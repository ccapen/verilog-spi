==> flow/design.v <==
module clk_valid #(
	parameter	CLKDIVIDE	= 2,	 
	parameter	REGMODE		= "NOREG"	 
) (
	input		I_clk,
	input		I_rstn,
	output	O_valid
);
	localparam CNTWIDTH = $clog2(CLKDIVIDE);
	reg [CNTWIDTH-1:0] R_cnt;
	wire W_valid;
	always@(posedge I_clk or negedge I_rstn)
	if(!I_rstn) R_cnt<={CNTWIDTH{1'b0}};
	else if(W_valid) R_cnt<={CNTWIDTH{1'b0}};
	else R_cnt<=R_cnt+1'b1;
	assign W_valid = {R_cnt == (CLKDIVIDE - 1'b1)};
	generate
		case(REGMODE)
			"NOREG":assign O_valid = W_valid;
			"OUTREG":begin
						reg R_valid;
						always@(posedge I_clk or negedge I_rstn)
						if(!I_rstn) R_valid<=1'b0;
						else R_valid<=W_valid;
						assign O_valid = R_valid;
				end
		endcase
	endgenerate
endmodule
module spi_master #(
	parameter	CPOL			= 0,	 
	parameter	CPHA			= 1,	 
	parameter	DATAWIDTH	= 8,	 
	parameter	CLKDIV		= 8	 
) (
	input					I_clk,
	input					I_rstn,
	input	[DATAWIDTH-1:0]	I_send_data,
	input					I_valid,
	output	[DATAWIDTH-1:0]	O_recv_data,
	output					O_busy,
	output			O_cs,
	output			O_sclk,
	output			O_mosi,
	input			I_miso
);
	localparam CNTWIDTH = $clog2(DATAWIDTH);
	reg [DATAWIDTH:0] R_send_data;
	reg [DATAWIDTH-1:0] R_recv_data;
	reg [CNTWIDTH+1:0] R_cnt;
	wire W_clk_en;
	reg R_shifter_en;
	wire W_shifter_end;
	reg R_transfer_en;
	wire W_transfer_end;
	clk_valid #(
		.CLKDIVIDE		(CLKDIV/2),
		.REGMODE		("NOREG")
	) clk_valid_u(
		.I_clk		(I_clk),
		.I_rstn		(R_transfer_en),
		.O_valid		(W_clk_en)
	);
	always@(posedge I_clk or negedge I_rstn)
	if(!I_rstn) R_cnt<={(CNTWIDTH+2){1'b0}};
	else if(W_transfer_end) R_cnt<={(CNTWIDTH+2){1'b0}};
	else if(W_clk_en) R_cnt<=R_cnt+1'b1;
	else R_cnt<=R_cnt;
	assign W_transfer_end = (R_cnt == (DATAWIDTH*2)) && W_clk_en;
	always@(posedge I_clk or negedge I_rstn)
	if(!I_rstn) R_transfer_en<=1'b0;
	else if(I_valid) R_transfer_en<=1'b1;
	else if(W_transfer_end) R_transfer_en<=1'b0;
	else R_transfer_en<=R_transfer_en;
	always@(posedge I_clk or negedge I_rstn)
	if(!I_rstn) R_send_data<={(DATAWIDTH+1){1'b0}};
	else if(I_valid) R_send_data<= ( CPHA ? {1'b0,I_send_data} : {I_send_data,1'b0});
	else if(W_clk_en && (R_cnt[0] ^ CPHA)) R_send_data<={R_send_data[DATAWIDTH-1:0],1'b0};
	else R_send_data<=R_send_data;
	always@(posedge I_clk or negedge I_rstn)
	if(!I_rstn) R_recv_data<={DATAWIDTH{1'b0}};
	else if(W_clk_en && (R_cnt[0] ^ (!CPHA))) R_recv_data<={I_miso,R_recv_data[DATAWIDTH-1:1]};
	else R_recv_data<=R_recv_data;
	assign O_busy = R_transfer_en;
	assign O_recv_data = R_recv_data;
	assign O_sclk = R_cnt[0] ^ CPOL;
	assign O_cs = !R_transfer_en; 
	assign O_mosi = R_send_data[DATAWIDTH];
endmodule
======== Tool chain data of spi_master ========
What the tools print for spi_master, step after step.
Lines are those of the file above, counted from 1.
Library cell names are shortened.
Not given: -
inputs
  design top .............................. spi_master
  clock input ............................. I_clk
  standard-cell library ................... sky130hd
  timing corner ........................... tt_025C_1v80

======== After elaboration ========
Counts by Yosys on the flattened word-level netlist (proc, flatten, opt, wreduce; memories kept). Register bits leave out memories and registers merged into their read ports (data or address). Print and check cells are left out. Cells with the same type and inputs are merged into one.
word-level totals
  register bits after elaboration ......... 25
  input port bits ......................... 12
  output and inout port bits .............. 12
  word-level cells ........................ 24
cells by class
  add/subtract/negate cells ............... 2
  eq/ne operators ......................... 2
  muxes and demuxes ....................... 7
  bitwise gates (word level) .............. 1
  reduce/logical cells .................... 7
operator list
  operator                                      number
  logical AND 1 x 32 -> 1 bit                   1
  two-way mux 9 bit                             2
  two-way mux 5 bit                             2
  nonzero test 2 bit                            3
  adder 5 x 1 -> 5 bit (second input constant)  1
  == test 5 bit (second input constant)         1
  logical AND 1 bit                             2
  adder 2 x 1 -> 2 bit (second input constant)  1
  == test 2 bit (second input constant)         1
  two-way mux 2 bit                             1
  two-way mux 1 bit                             2
  inverter 1 bit                                1
  logical NOT 1 bit                             1

======== Depth ========
Yosys ltp: most cells in a row. Word level: on the elaborated netlist, between registers, memories and ports. Mapped: between sequential cells and ports; inverters and the memories' decode and read muxes count.
logic depth
  depth in word-level cells ............... 4
  ABC_AREA ................................ 1
  mapped depth ............................ 7
  mapped depth without buffers ............ 7

======== Mapped cells and area ========
Yosys stat after the flow's synthesis: flattened, memories mapped to cells. It holds for the ABC_AREA given above (unset counts as 0); a run with the other value may have another netlist.
cell types
  cell     number  area in all (um2)
  dfrtp_1  25      625.6
  nand2_1  40      150.144
  inv_1    23      86.333
  o21ai_2  8       70.067
  ha_1     4       50.048
  o21ai_0  9       45.043
  nand3_1  6       30.029
  nor2_1   7       26.275
  buf_6    2       22.522
  a21oi_1  3       15.014
  buf_4    2       15.014
  o21ai_1  3       15.014
  nand4_1  2       12.512
  nand2_4  1       11.261
  xnor2_1  1       8.758
  nand2_2  1       6.256
  inv_2    1       3.754
synthesis totals
  mapped cells ............................ 138
  chip area (Yosys) ....................... 1193.6 um2
  mapped flip-flops ....................... 25
  buffer cells ............................ 4

======== Worst setup path after synthesis ========
Source: OpenSTA report_checks on the synthesized netlist (no wires, ideal clock, input and output delay 20% of the period each), path of least setup slack; recovery checks are left aside. Register names are those of the netlist, which keeps one name where synthesis merged equal registers.
path after synthesis
  path kind ............................... reg-to-reg
  from .................................... register clk_valid_u.R_cnt[0]
  to ...................................... register R_send_data[6]
  period .................................. 2.28 ns
  library setup time ...................... 0.117 ns
  launch time at the first pin ............ 0.000 ns
  data arrival time ....................... 1.070 ns
  slack ................................... 1.093 ns
  delay of the path ....................... 1.187 ns
  driving pins on the path ................ 7
  synthesis period reached ................ 1.187 ns
"delay of the path" = arrival - input delay + setup time.
"driving pins on the path": output pins that drive a net of the path, with the launching flip-flop's if there is one; two outputs of one cell count as two.
"synthesis period reached" is the clock period less the worst setup slack; recovery checks do not enter. This is arithmetic on one report: input and output delays are still those of the set period (20% each).
The rows between start and end are the longest chain of elaborated cells between them; the timing report does not say that the signal goes this way. Where chains are equally long, one stands for them.
Each line given opens the expression or statement behind the cell; cells for indexed reads and writes are added by Yosys, which also makes memories of some case tables.
A register here has more assigning lines than the two given.
between the ends, after synthesis
  cells stage by stage .................... dfrtp_1 -> ha_1 -> nand2_2 -> nand2_4 -> buf_6 -> nand2_1 -> o21ai_2
  cells in the longest elaborated chain ... 4
  elaborated cells between the ends (all ways) .. 5
  RTL lines with such cells ............... 3
RTL lines, path after synthesis
  item                         line  text
  start, declared              10    reg [CNTWIDTH-1:0] R_cnt;
  start, assigned              13    if(!I_rstn) R_cnt<={CNTWIDTH{1'b0}};
  start, assigned              15    else R_cnt<=R_cnt+1'b1;
  == test 2 bit                16    assign W_valid = {R_cnt == (CLKDIVIDE - 1'b1)};
  logical AND 1 x 32 -> 1 bit  78    else if(W_clk_en && (R_cnt[0] ^ CPHA)) R_send_data<={R_send_data[DATAWIDTH-1:0],1'b0};
  two-way mux 9 bit            78
  two-way mux 9 bit            77    else if(I_valid) R_send_data<= ( CPHA ? {1'b0,I_send_data} : {I_send_data,1'b0});
  end, assigned                77
  end, assigned                78
  end, declared                48    reg [DATAWIDTH:0] R_send_data;

======== Timing after layout ========
Path of least setup slack in the final report of run A (OpenROAD, finished layout, wires in). Where an end is a register, its clock arrival counts in the times.
path post-layout
  path kind ............................... reg-to-reg
  from .................................... register R_cnt[0]
  to ...................................... register R_cnt[4]
  period .................................. 1.01 ns
  library setup time ...................... 0.10 ns
  launch time at the first pin ............ 0.28 ns
  data arrival time ....................... 1.46 ns
  slack ................................... -0.28 ns
  driving pins on the path ................ 8
The rows between start and end are the longest chain of elaborated cells between them; the timing report does not say that the signal goes this way. Where chains are equally long, one stands for them.
A register here has more assigning lines than the two given.
between the ends, post-layout
  cells stage by stage .................... dfrtp_2 -> ha_1 -> nand2_4 -> nor2_2 -> nand2_1 -> nand2_1 -> nand2_1 -> inv_2
  cells in the longest elaborated chain ... 3
  elaborated cells between the ends (all ways) .. 6
  RTL lines with such cells ............... 3
RTL lines, path post-layout
  item                  line  text
  start, declared       50    reg [CNTWIDTH+1:0] R_cnt;
  start, assigned       67    else if(W_clk_en) R_cnt<=R_cnt+1'b1;
  start, assigned       68    else R_cnt<=R_cnt;
  adder 5 x 1 -> 5 bit  67
  two-way mux 5 bit     67
  two-way mux 5 bit     66    else if(W_transfer_end) R_cnt<={(CNTWIDTH+2){1'b0}};
  end, assigned         67
  end, assigned         68
  end, declared         50

Add stored flow runs of spi_master

Record of 2 stored runs of the RTL-to-layout flow on spi_master, platform sky130hd. The runs are unordered. Constraints: input delay and output delay 20% of the set period each, output load 0.01 pF.
By "critical path time" is meant the share of the clock period that the worst setup path is allowed (20% is reserved at inputs, 20% at outputs), minus its slack. Clock arrival times at its registers enter into it.
"total power after layout": no workload was simulated; the value follows from the tool's default switching activity.

---- run A ----
settings
  period_ns = 1.01
  CORE_UTILIZATION = 26
  PLACE_DENSITY = 0.59
  CORE_ASPECT_RATIO = 0.71
  CELL_PAD_IN_SITES_DETAIL_PLACEMENT = 2
  ABC_AREA = 1
  GPL_TIMING_DRIVEN = 1
  CAP_MARGIN = 30
  MIN_ROUTING_LAYER = met2
  MAX_ROUTING_LAYER = met4
  CORE_MARGIN = 2
  SLEW_MARGIN = 20
results
  area of the standard cells in the finished layout .. 1941.9 um2
  total power after layout ................ 2.019 mW
  utilization after routing ............... 0.446
  worst setup slack after layout .......... -0.278 ns
  critical path time ...................... 1.29 ns
  class of the worst setup path ........... reg-to-reg
  full die area ........................... 5157.0 um2
  synthesized cell area ................... 1193.6 um2

---- run B ----
settings
  period_ns = 0.827
  CORE_UTILIZATION = 39
  PLACE_DENSITY_LB_ADDON = 0.18
  CTS_CLUSTER_SIZE = 47
  CTS_CLUSTER_DIAMETER = 307
  CAP_MARGIN = 20
  CORE_MARGIN = 2
  SLEW_MARGIN = 20
results
  area of the standard cells in the finished layout .. 1749.2 um2
  total power after layout ................ 2.096 mW
  utilization after routing ............... 0.645
  worst setup slack after layout .......... -0.472 ns
  critical path time ...................... 1.30 ns
  class of the worst setup path ........... reg-to-reg
  full die area ........................... 3229.7 um2
  synthesized cell area ................... 1088.5 um2
